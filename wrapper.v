==> flow/design.v <==
module RAM (
    din,
    clk,
    rst_n,
    rx_valid,
    dout,
    tx_valid
);
  parameter MEM_DEPTH = 256;
  parameter ADDR_SIZE = 8;
  input [9:0] din;
  input clk, rst_n, rx_valid;
  output reg [7:0] dout;
  output reg tx_valid;
  reg [7:0] mem[MEM_DEPTH-1:0];
  reg [ADDR_SIZE-1:0] addr;
  always @(posedge clk) begin
    if (~rst_n) begin
      dout <= 0;
      addr <= 0;
      tx_valid <= 0;
    end else begin
      case ({
        din[9:8], rx_valid
      })
        3'b001: begin
          addr <= din[7:0];
        end
        3'b011: begin
          mem[addr] <= din[7:0];
        end
        3'b101: begin
          addr <= din[7:0];
        end
        3'b111: begin
          dout <= mem[addr];
          tx_valid <= 1;
        end
        default: begin
          dout <= 0;
          tx_valid <= 0;
        end
      endcase
    end
  end
endmodule
module SPI_Slave (
    MOSI,
    MISO,
    SS_n,
    SCK,
    rst_n,
    rx_data,
    rx_valid,
    tx_data,
    tx_valid
);
  parameter IDLE = 3'b000;
  parameter CHK_CMD = 3'b001;
  parameter READ_ADD = 3'b010;
  parameter READ_DATA = 3'b011;
  parameter WRITE = 3'b100;
  input MOSI, SS_n;
  input SCK, rst_n;
  output reg MISO;
  input [7:0] tx_data;
  input tx_valid;
  output reg [9:0] rx_data;
  output reg rx_valid;
  reg [3:0] wr_counter;
  reg [2:0] rd_counter;
  reg read_addr_received;
  wire invalid_wr, invalid_rd_addr, invalid_rd_data;
  (* fsm_encoding = "gray"*)
  reg [2:0] cs, ns;
  assign invalid_wr = (cs == WRITE) && (wr_counter == 7) && (rx_data[9:8] != 2'b00) && (rx_data[9:8] != 2'b01);
  assign invalid_rd_addr = (cs == READ_ADD) && (wr_counter == 7) && (rx_data[9:8] != 2'b10);
  assign invalid_rd_data = (cs == READ_DATA) && (wr_counter == 7) && (rx_data[9:8] != 2'b11);
  always @(*) begin
    case (cs)
      IDLE: begin
        if (~SS_n) begin
          ns = CHK_CMD;
        end else begin
          ns = IDLE;
        end
      end
      CHK_CMD: begin
        if (~SS_n && MOSI && read_addr_received) begin
          ns = READ_DATA;
        end else if (~SS_n && MOSI && ~read_addr_received) begin
          ns = READ_ADD;
        end else if (~SS_n && ~MOSI) begin
          ns = WRITE;
        end else begin
          ns = IDLE;
        end
      end
      WRITE: begin
        if (SS_n || wr_counter == 0 || invalid_wr) begin
          ns = IDLE;
        end else begin
          ns = WRITE;
        end
      end
      READ_ADD: begin
        if (SS_n || wr_counter == 0 || invalid_rd_addr) begin
          ns = IDLE;
        end else begin
          ns = READ_ADD;
        end
      end
      READ_DATA: begin
        if (SS_n || rd_counter == 0 || invalid_rd_data) begin
          ns = IDLE;
        end else begin
          ns = READ_DATA;
        end
      end
      default: ns = IDLE;
    endcase
  end
  always @(posedge SCK) begin
    if (~rst_n) begin
      cs <= IDLE;
    end else begin
      cs <= ns;
    end
  end
  always @(posedge SCK) begin
    if (~rst_n) begin
      wr_counter <= 0;
      rd_counter <= 0;
      rx_data <= 0;
      read_addr_received <= 0;
      MISO <= 0;
      rx_valid <= 0;
    end else begin
      case (cs)
        IDLE: begin
          wr_counter <= 9;
          rd_counter <= 7;
          rx_data <= 0;
          rx_valid <= 0;
          MISO <= 0;
        end
        WRITE: begin
          rx_data[wr_counter] <= MOSI;
          wr_counter <= (wr_counter > 0) ? wr_counter - 1 : 0;
          rx_valid <= (wr_counter == 0) ? 1 : 0;
        end
        READ_ADD: begin
          rx_data[wr_counter] <= MOSI;
          wr_counter <= (wr_counter > 0) ? wr_counter - 1 : 0;
          rx_valid <= (wr_counter == 0) ? 1 : 0;
          read_addr_received <= (wr_counter == 0) ? 1 : 0;
        end
        READ_DATA: begin
          read_addr_received <= 0;
          rx_valid <= (wr_counter == 0) ? 1 : 0;
          if (wr_counter != 0) begin
            rx_data[wr_counter] <= MOSI;
            wr_counter <= (wr_counter > 0) ? wr_counter - 1 : 0;
          end else if (tx_valid) begin
            MISO <= tx_data[rd_counter];
            rd_counter <= rd_counter - 1;
          end
        end
      endcase
    end
  end
endmodule
module SPI_wrapper (
    MOSI,
    MISO,
    SS_n,
    clk,
    rst_n
);
  input MOSI, SS_n, clk, rst_n;
  output MISO;
  wire [9:0] rx_data;
  wire [7:0] tx_data;
  wire rx_valid, tx_valid;
  SPI_Slave slave (
      .MOSI(MOSI),
      .MISO(MISO),
      .SS_n(SS_n),
      .SCK(clk),
      .rst_n(rst_n),
      .rx_data(rx_data),
      .tx_data(tx_data),
      .rx_valid(rx_valid),
      .tx_valid(tx_valid)
  );
  RAM ram (
      .din(rx_data),
      .rx_valid(rx_valid),
      .dout(tx_data),
      .tx_valid(tx_valid),
      .clk(clk),
      .rst_n(rst_n)
  );
endmodule
# Tool chain data of SPI_wrapper

The steps from the RTL of SPI_wrapper to its reports follow in flow order.
Line numbers count from 1 in the design file above.
Library cell names are shortened.
The mark -- stands for no value.

Design top: SPI_wrapper
Clock: clk
Library: sky130hd
Timing corner: tt_025C_1v80

# Elaborated design

Counts by Yosys on the flattened word-level netlist (proc, flatten, opt, wreduce; memories kept). Print and check cells are left out. Cells with the same type and inputs are merged into one.
Yosys's memory passes give these memory sizes; they may raise the number of words (mostly to a power of two), join words into wider ones and drop unused or constant bits.

Register bits: 40
Bits in latches: 0
Bits in writable memories: 2,048
Memory bits (read-only): 0
Clocked read ports x word width: 8
Memories kept: 1
Elaborated cells: 103

Memories:

| memory  | words | width | read ports | wr ports | line | source |
| ram.mem | 256   | 8     | 1          | 1        | 15   | `reg [7:0] mem[MEM_DEPTH-1:0];` |

$add $sub $neg: 3
$mul: 0
Div/mod/pow operators: 0
Magnitude comparators: 1
Eq/ne operators: 15
Shifts and indexed selects: 3
Muxes and demuxes: 32
Bitwise operators: 6
Reduce/logical cells: 32

Operator list:

| kind                                                                    | count |
| 8-bit 2-to-1 mux                                                        | 6 |
| 10-bit case mux with 3-bit select                                       | 1 |
| 3-bit 2-to-1 mux                                                        | 6 |
| 8-bit case mux with 2-bit select                                        | 1 |
| 3-bit case mux with 5-bit select                                        | 1 |
| 4-bit case mux with 3-bit select                                        | 1 |
| 1-bit logical AND                                                       | 11 |
| 1-bit by 5-bit variable shift with 10-bit output                        | 1 |
| 1-bit by 5-bit variable shift with 10-bit output (first input constant) | 1 |
| 10-bit AND                                                              | 1 |
| 10-bit OR                                                               | 1 |
| 10-bit inverter                                                         | 1 |
| 10-bit 2-to-1 mux                                                       | 1 |
| 3-bit by 2-bit equality test with 1-bit output (second input constant)  | 3 |
| 3-bit equality test (second input constant)                             | 3 |
| 2-bit != test (second input constant)                                   | 4 |
| 4-bit nonzero test                                                      | 2 |
| 8-bit by 3-bit variable part select with 1-bit output                   | 1 |
| 4-bit 2-to-1 mux                                                        | 2 |
| 1-bit case mux with 2-bit select                                        | 4 |
| 2-bit nonzero test                                                      | 3 |
| 3-bit by 1-bit equality test with 1-bit output (second input constant)  | 2 |
| 3-bit zero test                                                         | 2 |
| 3-bit OR reduction                                                      | 2 |
| 3-bit case mux with 2-bit select                                        | 1 |
| 1-bit 2-to-1 mux                                                        | 6 |
| 1-bit logical OR                                                        | 5 |
| 4-bit negator with 5-bit output                                         | 1 |

Not listed: further kinds 12, cells in them 18.

# Depth

Longest topological path by Yosys (ltp), each cell counted once; first at word level (registers and memories cut), then after technology mapping (sequential cells cut; the memories' decode and read muxes count).

Word-level depth: 7
ABC_AREA: 0
Mapped depth: 13
Depth with buffers taken out: 8

# Netlist

Source: synth_stat.txt of the flow (Yosys; design flattened, memories mapped). It holds for the ABC_AREA given above (unset counts as 0); a run with the other value may have another netlist.

Mapped cells: 3,986
Mapped area: 81,703.4 um2
Flip-flops: 2,098
Buffer cells: 236

Cell types:

| cell     | count | total area (um2) |
| edfxtp_1 | 2,048 | 6.15E+04 |
| mux4_2   | 485   | 1.09E+04 |
| mux2i_1  | 128   | 1.28E+03 |
| nor2_1   | 298   | 1.12E+03 |
| dfxtp_1  | 50    | 1,000.96 |
| nand2_1  | 172   | 645.619 |
| a21oi_1  | 90    | 450.432 |
| a22oi_1  | 59    | 442.925 |
| clkbuf_1 | 98    | 367.853 |
| buf_6    | 31    | 349.085 |
| buf_2    | 66    | 330.317 |
| o22ai_1  | 43    | 269.008 |
| nand3_1  | 50    | 250.24 |
| buf_8    | 13    | 195.187 |
| o221ai_1 | 22    | 192.685 |
| o21ai_0  | 32    | 160.154 |
| a211oi_1 | 20    | 150.144 |
| nor2b_1  | 22    | 137.632 |

Other cell types: 54; their cells: 259.
The figures by module come from a second, unflattened synthesis with its own total; it is not the netlist above.

Cells (unflattened synthesis): 3,986
Area total of the unflattened synthesis: 82,076.2 um2

Rows give one instance, submodules left out.

Modules:

| module      | instances | cells | area (um2) | seq. area (um2) |
| RAM         | 1         | 3,812 | 80,493.4   | 61,999.5 |
| SPI_Slave   | 1         | 174   | 1,582.8    | 500.5 |
| SPI_wrapper | 1         | 0     | 0.0        | 0.0 |

# Path before layout

Path of least setup slack by OpenSTA after synthesis, without wires, with an ideal clock, recovery checks aside; 20% of the period is set as input and as output delay. Where synthesis merged equal registers, the netlist keeps one of their names.

Path type: reg2reg
Start: reg slave.rx_data[0]
End: mem ram.mem[0][0]
Period: 4,580 ps
Library setup time: 858 ps
Launch time at the first pin: 0 ps
Data arrival time: 3,408 ps
Slack: 314 ps
Path delay: 4,266 ps
Driving pins on the path: 1
Path buffers: 0
Synthesis period reached: 4,266 ps

"path delay" is the arrival time less input delay plus setup time.
"driving pins on the path" counts driving pins, that of a launching flip-flop among them; a cell with two outputs on the path counts twice.
"synthesis period reached" = period - worst setup slack (recovery checks aside). The figure is calculated, with input and output delays left at 20% of the set period.
The rows between start and end are the longest chain of elaborated cells between them; the timing report does not say that the signal goes this way. Where chains are equally long, one stands for them.
A line is the first line of the expression or statement that the cell stems from. Yosys adds cells for indexed reads and writes and turns some case tables into memories.
A register here has more assigning lines than the two given.

Cells stage by stage: dfxtp_1
Cells in the longest elaborated chain: 2
Elaborated cells between the ends (all ways): 2
Those cells by class: 2 x mux

Ends and longest elaborated chain, post-synthesis:

| element          | line | source |
| start, declared  | 68   | `output reg [9:0] rx_data;` |
| start, assigned  | 134  | `rx_data <= 0;` |
| start, assigned  | 143  | `rx_data <= 0;` |
| 8-bit 2-to-1 mux | 23   | `case ({` |
| 8-bit 2-to-1 mux | 18   | `if (~rst_n) begin` |
| end, declared    | 15   | `reg [7:0] mem[MEM_DEPTH-1:0];` |

# Worst path after layout

From the final timing report of flow run 1: the path of least setup slack in the routed layout; clock arrival at registers is part of the times.
The path's times are printed in steps of 10 ps; the period is the one set.

Path type: reg2reg
Start: reg (no name shown)
End: reg ram.dout[3]
Period: 5,160 ps
Library setup time: 140 ps
Launch time at the first pin: 850 ps
Data arrival time: 4,460 ps
Slack: 1,420 ps
Driving pins on the path: 11
Path buffers: 3

A register here has more assigning lines than the two given.

Cells stage by stage: dfxtp_4 > buf_4 > nor2b_1 > buf_4 > a221oi_1 > a21oi_1 > nand2_1 > nand4_1 > nor4b_1 > buf_4 > o41ai_1

Ends and longest elaborated chain, after layout:

| element       | line | source |
| end, assigned | 19   | `dout <= 0;` |
| end, assigned | 36   | `dout <= mem[addr];` |
| end, declared | 13   | `output reg [7:0] dout;` |

No chain of elaborated cells between the ends is given.

Data sheet: physical implementation of SPI_wrapper

Top module SPI_wrapper; platform sky130hd; tools Yosys and OpenROAD; 2 stored runs in no particular order. Input and output delays are each 20% of the period that was set; the output load is 0.01 pF.
"worst path time": the worst setup path's part of the clock period (all of it between registers, 20% less for each end at a port) less its slack. A launch clock that arrives late makes it longer, a capture clock that arrives late makes it shorter.
"total power after layout" is the tool's figure for a default switching activity; nothing was simulated.
"worst path time" is known to 10 ps.
Among the settings, -- means not set for that run.

| name                                 | flow run 1 | flow run 2 |
| period_ns                            | 5.16       | 4.51       |
| SETUP_SLACK_MARGIN                   | 1.42       | 1.12       |
| CAP_MARGIN                           | 20         | 20         |
| CORE_MARGIN                          | 2          | 7          |
| CORE_UTILIZATION                     | 40         | 25         |
| SLEW_MARGIN                          | 20         | 20         |
| CORE_ASPECT_RATIO                    | --         | 0.81       |
| CELL_PAD_IN_SITES_GLOBAL_PLACEMENT   | --         | 3          |
| CELL_PAD_IN_SITES_DETAIL_PLACEMENT   | --         | 1          |
| TNS_END_PERCENT                      | --         | 5          |
| GPL_TIMING_DRIVEN                    | --         | 1          |
| GPL_ROUTABILITY_DRIVEN               | --         | 0          |
| MIN_ROUTING_LAYER                    | --         | met2       |
| setup TNS (ps)                       | 0          | 0          |
| final worst hold slack (ps)          | 475        | 458        |
| netlist area reported by Yosys (um2) | 81,703.4   | 81,703.4   |
| setup slack of the worst path (ps)   | 1,419      | 808        |
| worst path time (ps)                 | 3,740      | 3,700      |
| type of the worst setup path         | reg2reg    | reg2reg    |
| total power after layout (uW)        | 33,755     | 39,778     |
| die area (um2)                       | 207,890.0  | 343,106.0  |
| utilization after layout             | 0.457      | 0.3        |
